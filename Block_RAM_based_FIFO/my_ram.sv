==> flow/design.v <==
module my_ram   #(
                    parameter DATA_W           = 8                    ,         
                    parameter DEPTH            = 8                    ,         
                    parameter ADDR_W           = $clog2 (DEPTH)                 
                 )
                 (
                    input  logic                  clk                 ,         
                    input  logic                  i_wren              ,         
                    input  logic [ADDR_W - 1 : 0] i_waddr             ,         
                    input  logic [DATA_W - 1 : 0] i_wdata             ,         
                    input  logic [ADDR_W - 1 : 0] i_raddr             ,         
                    output logic [DATA_W - 1 : 0] o_rdata                       
                 );
(* ram_style ="block" *)
logic [DATA_W - 1 : 0] data_rg [DEPTH] ;         
always @ (posedge clk) begin
   if (i_wren) begin                          
      data_rg [i_waddr] <= i_wdata  ;      
   end
end
always @ (posedge clk) begin
   o_rdata <= data_rg [i_raddr] ;
end
endmodule
======== From RTL to reports: my_ram ========
Tool output for the design above, in the order of the flow.
Line numbers count from 1 in the design file above.
Operators carry their Yosys type and port widths (W data, S select, Z words).
Cell names lack the library's common part.
The mark n/a stands for no value.
design
  top ..................................... my_ram
  clock input ............................. clk
  cell library ............................ sky130hd
  corner .................................. tt_025C_1v80

======== Word-level counts ========
Counts by Yosys on the flattened word-level netlist (proc, flatten, opt, wreduce; memories kept). Register bits leave out memories and registers merged into their read ports (data or address); mux counts leave out enables and synchronous resets folded into registers. Print and check cells are left out. Cells with the same type and inputs are merged into one.
Memory sizes are those after Yosys's memory passes, which may raise the word count (mostly to a power of two), join words into wider ones and drop unused or constant bits.
bit counts
  output and inout port bits .............. 8
  word-level cells ........................ 4
  memories ................................ 1
  bits in writable memories ............... 64
  word width x clocked read ports ......... 8
  flip-flop bits (word level) ............. 0
operators by class
  mux-type cells .......................... 3
memories
  memory   depth  width  rd ports  wr ports  line  RTL
  data_rg  8      8      1         1         15    logic [DATA_W - 1 : 0] data_rg [DEPTH] ;
operators with widths
  kind     count
  $mux W8  1
  $mux W3  1
  $mux W1  1

======== Logic depth ========
Depth = most cells in a row (Yosys ltp): at word level without a register or memory, in the mapped netlist without a sequential cell, where the memories' decode and read muxes count.
depth
  word-level depth ........................ 1
  ABC_AREA ................................ 0
  gate-level depth with buffers ........... 4

======== After synthesis ========
Yosys stat after the flow's synthesis: flattened, memories mapped to cells. It holds for the ABC_AREA given above (unset counts as 0); a run with the other value may have another netlist.
mapped netlist
  mapped area ............................. 2691.3 µm²
  cells in the netlist .................... 114
  mapped flip-flops ....................... 72
  buffer cells ............................ 5
cells by type
  type      count
  edfxtp_1  64
  mux4_1    15
  dfxtp_1   8
  mux2_2    8
  mux4_2    1
  nor2_1    6
  buf_12    1
  nand2b_1  3
  buf_6     1
  nor3_1    2
  nand2_1   2
  buf_2     1
  buf_1     1
  clkbuf_1  1

======== Path before layout ========
Path of least setup slack by OpenSTA after synthesis, without wires, with an ideal clock, recovery checks aside; 20% of the period is set as input and as output delay. Where synthesis merged equal registers, the netlist keeps one of their names.
path after synthesis
  path type ............................... input -> register
  start ................................... in i_waddr[2]
  end ..................................... mem data_rg[0][0]
  stages on the path ...................... 2
  library setup time ...................... 0.383 ns
  clock period ............................ 1.72 ns
  path buffers ............................ 0
  path delay .............................. 1.160 ns
  data required time ...................... 1.337 ns
  setup slack ............................. 0.215 ns
  arrival ................................. 1.121 ns
  synthesis period reached ................ 1.505 ns
"path delay" = arrival - input delay + setup time.
"stages on the path" counts driving pins, that of a launching flip-flop among them; a cell with two outputs on the path counts twice.
"synthesis period reached" = period - worst setup slack (recovery checks aside). The figure is calculated, with input and output delays left at 20% of the set period.
The rows between start and end are the longest chain of elaborated cells between them; the timing report does not say that the signal goes this way. Where chains are equally long, one stands for them.
A line is the first line of the expression or statement that the cell stems from. Yosys adds cells for indexed reads and writes and turns some case tables into memories.
on the way, after synthesis
  cells stage by stage .................... nand2b_1 > nor3_1
  length of the longest elaborated chain .. 1
ends and longest elaborated chain, after synthesis
  what                line  RTL
  start: declaration  9     input  logic [ADDR_W - 1 : 0] i_waddr             ,
  $mux W3             17    if (i_wren) begin
  end: declaration    15    logic [DATA_W - 1 : 0] data_rg [DEPTH] ;

======== Worst path after layout ========
Path of least setup slack in the final report of flow run 1 (OpenROAD, finished layout, wires in). Where an end is a register, its clock arrival counts in the times.
path after layout
  path type ............................... input -> register
  start ................................... in i_waddr[1]
  end ..................................... mem data_rg[5][2]
  library setup time ...................... 0.37 ns
  data required time ...................... 2.07 ns
  setup slack ............................. 0.37 ns
  arrival ................................. 1.69 ns
  path buffers ............................ 1
  clock period ............................ 2.11 ns
  stages on the path ...................... 3
The rows between start and end are the longest chain of elaborated cells between them; the timing report does not say that the signal goes this way. Where chains are equally long, one stands for them.
on the way, after layout
  cells stage by stage .................... clkdlybuf4s50_1 > nand2b_1 > nor2_2
  length of the longest elaborated chain .. 1
ends and longest elaborated chain, after layout
  what                line  RTL
  start: declaration  9     input  logic [ADDR_W - 1 : 0] i_waddr             ,
  $mux W3             17    if (i_wren) begin
  end: declaration    15    logic [DATA_W - 1 : 0] data_rg [DEPTH] ;

Data sheet: physical implementation of my_ram

Top module my_ram; platform sky130hd; tools Yosys and OpenROAD; 2 stored runs in no particular order. Input and output delays are each 20% of the period that was set; the output load is 0.01 pF.
"achieved clock period (ns)": clock period set for the run, less the worst setup slack. It is reckoned from that one timing run; input and output delays stay at 20% of the period that was set.
By "worst setup path time (ns)" is meant the share of the clock period that the worst setup path is allowed (20% is reserved at inputs, 20% at outputs), minus its slack. Clock arrival times at its registers enter into it.
"finish__power__total" is the tool's figure for a default switching activity; nothing was simulated.

Flow files of flow run 1
==> flow/run.sh <==
#!/bin/bash
# the make line also repeats the synthesis and layout settings of config.mk as NAME=value (left out here)
make -C /OpenROAD-flow-scripts/flow DESIGN_CONFIG=/design/flow/config.mk WORK_HOME=/design/flow/orfs CLKGATE_MAP_FILE= finish
==> flow/config.mk <==
export PLATFORM = sky130hd
export DESIGN_NAME = my_ram
export DESIGN_NICKNAME = my_ram
export VERILOG_FILES = /design/flow/design.v
export SDC_FILE = /design/flow/constraint.sdc
export NUM_CORES = 4
export LEC_CHECK = 0
export ABC_AREA = 0
export CAP_MARGIN = 20
export CORE_ASPECT_RATIO = 1.46
export CORE_MARGIN = 2
export CORE_UTILIZATION = 25
export GPL_TIMING_DRIVEN = 0
export MIN_ROUTING_LAYER = met2
export PLACE_DENSITY_LB_ADDON = 0.08
export SETUP_SLACK_MARGIN = 0.45
export SLEW_MARGIN = 35
export TNS_END_PERCENT = 15
==> flow/constraint.sdc <==
create_clock -name core_clock -period 2.11 [get_ports {clk}]
set_input_delay 0.4220 -clock core_clock [delete_from_list [all_inputs] [get_ports {clk}]]
set_output_delay 0.4220 -clock core_clock [all_outputs]
set_load 0.01 [all_outputs]

report of flow run 1
yosys chip area after synthesis (um^2): 2691.3
finish__design__die__area: 11626.5
finish__design__instance__utilization: 0.3245
finish__timing__setup__ws: 0.372
finish__timing__setup__tns: 0.000
finish__timing__hold__ws: 0.632
finish__power__total: 3.291e-03
achieved clock period (ns): 1.738
worst setup path time (ns): 1.32
worst setup path kind: input -> register

Flow files of flow run 2
==> flow/run.sh <==
#!/bin/bash
# the make line also repeats the synthesis and layout settings of config.mk as NAME=value (left out here)
make -C /OpenROAD-flow-scripts/flow DESIGN_CONFIG=/design/flow/config.mk WORK_HOME=/design/flow/orfs CLKGATE_MAP_FILE= finish
==> flow/config.mk <==
export PLATFORM = sky130hd
export DESIGN_NAME = my_ram
export DESIGN_NICKNAME = my_ram
export VERILOG_FILES = /design/flow/design.v
export SDC_FILE = /design/flow/constraint.sdc
export NUM_CORES = 4
export LEC_CHECK = 0
export CAP_MARGIN = 20
export CORE_MARGIN = 2
export CORE_UTILIZATION = 40
export SLEW_MARGIN = 20
==> flow/constraint.sdc <==
create_clock -name core_clock -period 1.2 [get_ports {clk}]
set_input_delay 0.2400 -clock core_clock [delete_from_list [all_inputs] [get_ports {clk}]]
set_output_delay 0.2400 -clock core_clock [all_outputs]
set_load 0.01 [all_outputs]

report of flow run 2
yosys chip area after synthesis (um^2): 2691.3
finish__design__die__area: 7400.3
finish__design__instance__utilization: 0.5128
finish__timing__setup__ws: -0.050
finish__timing__setup__tns: -0.138
finish__timing__hold__ws: 0.555
finish__power__total: 4.802e-03
achieved clock period (ns): 1.250
worst setup path time (ns): 1.25
worst setup path kind: register -> register
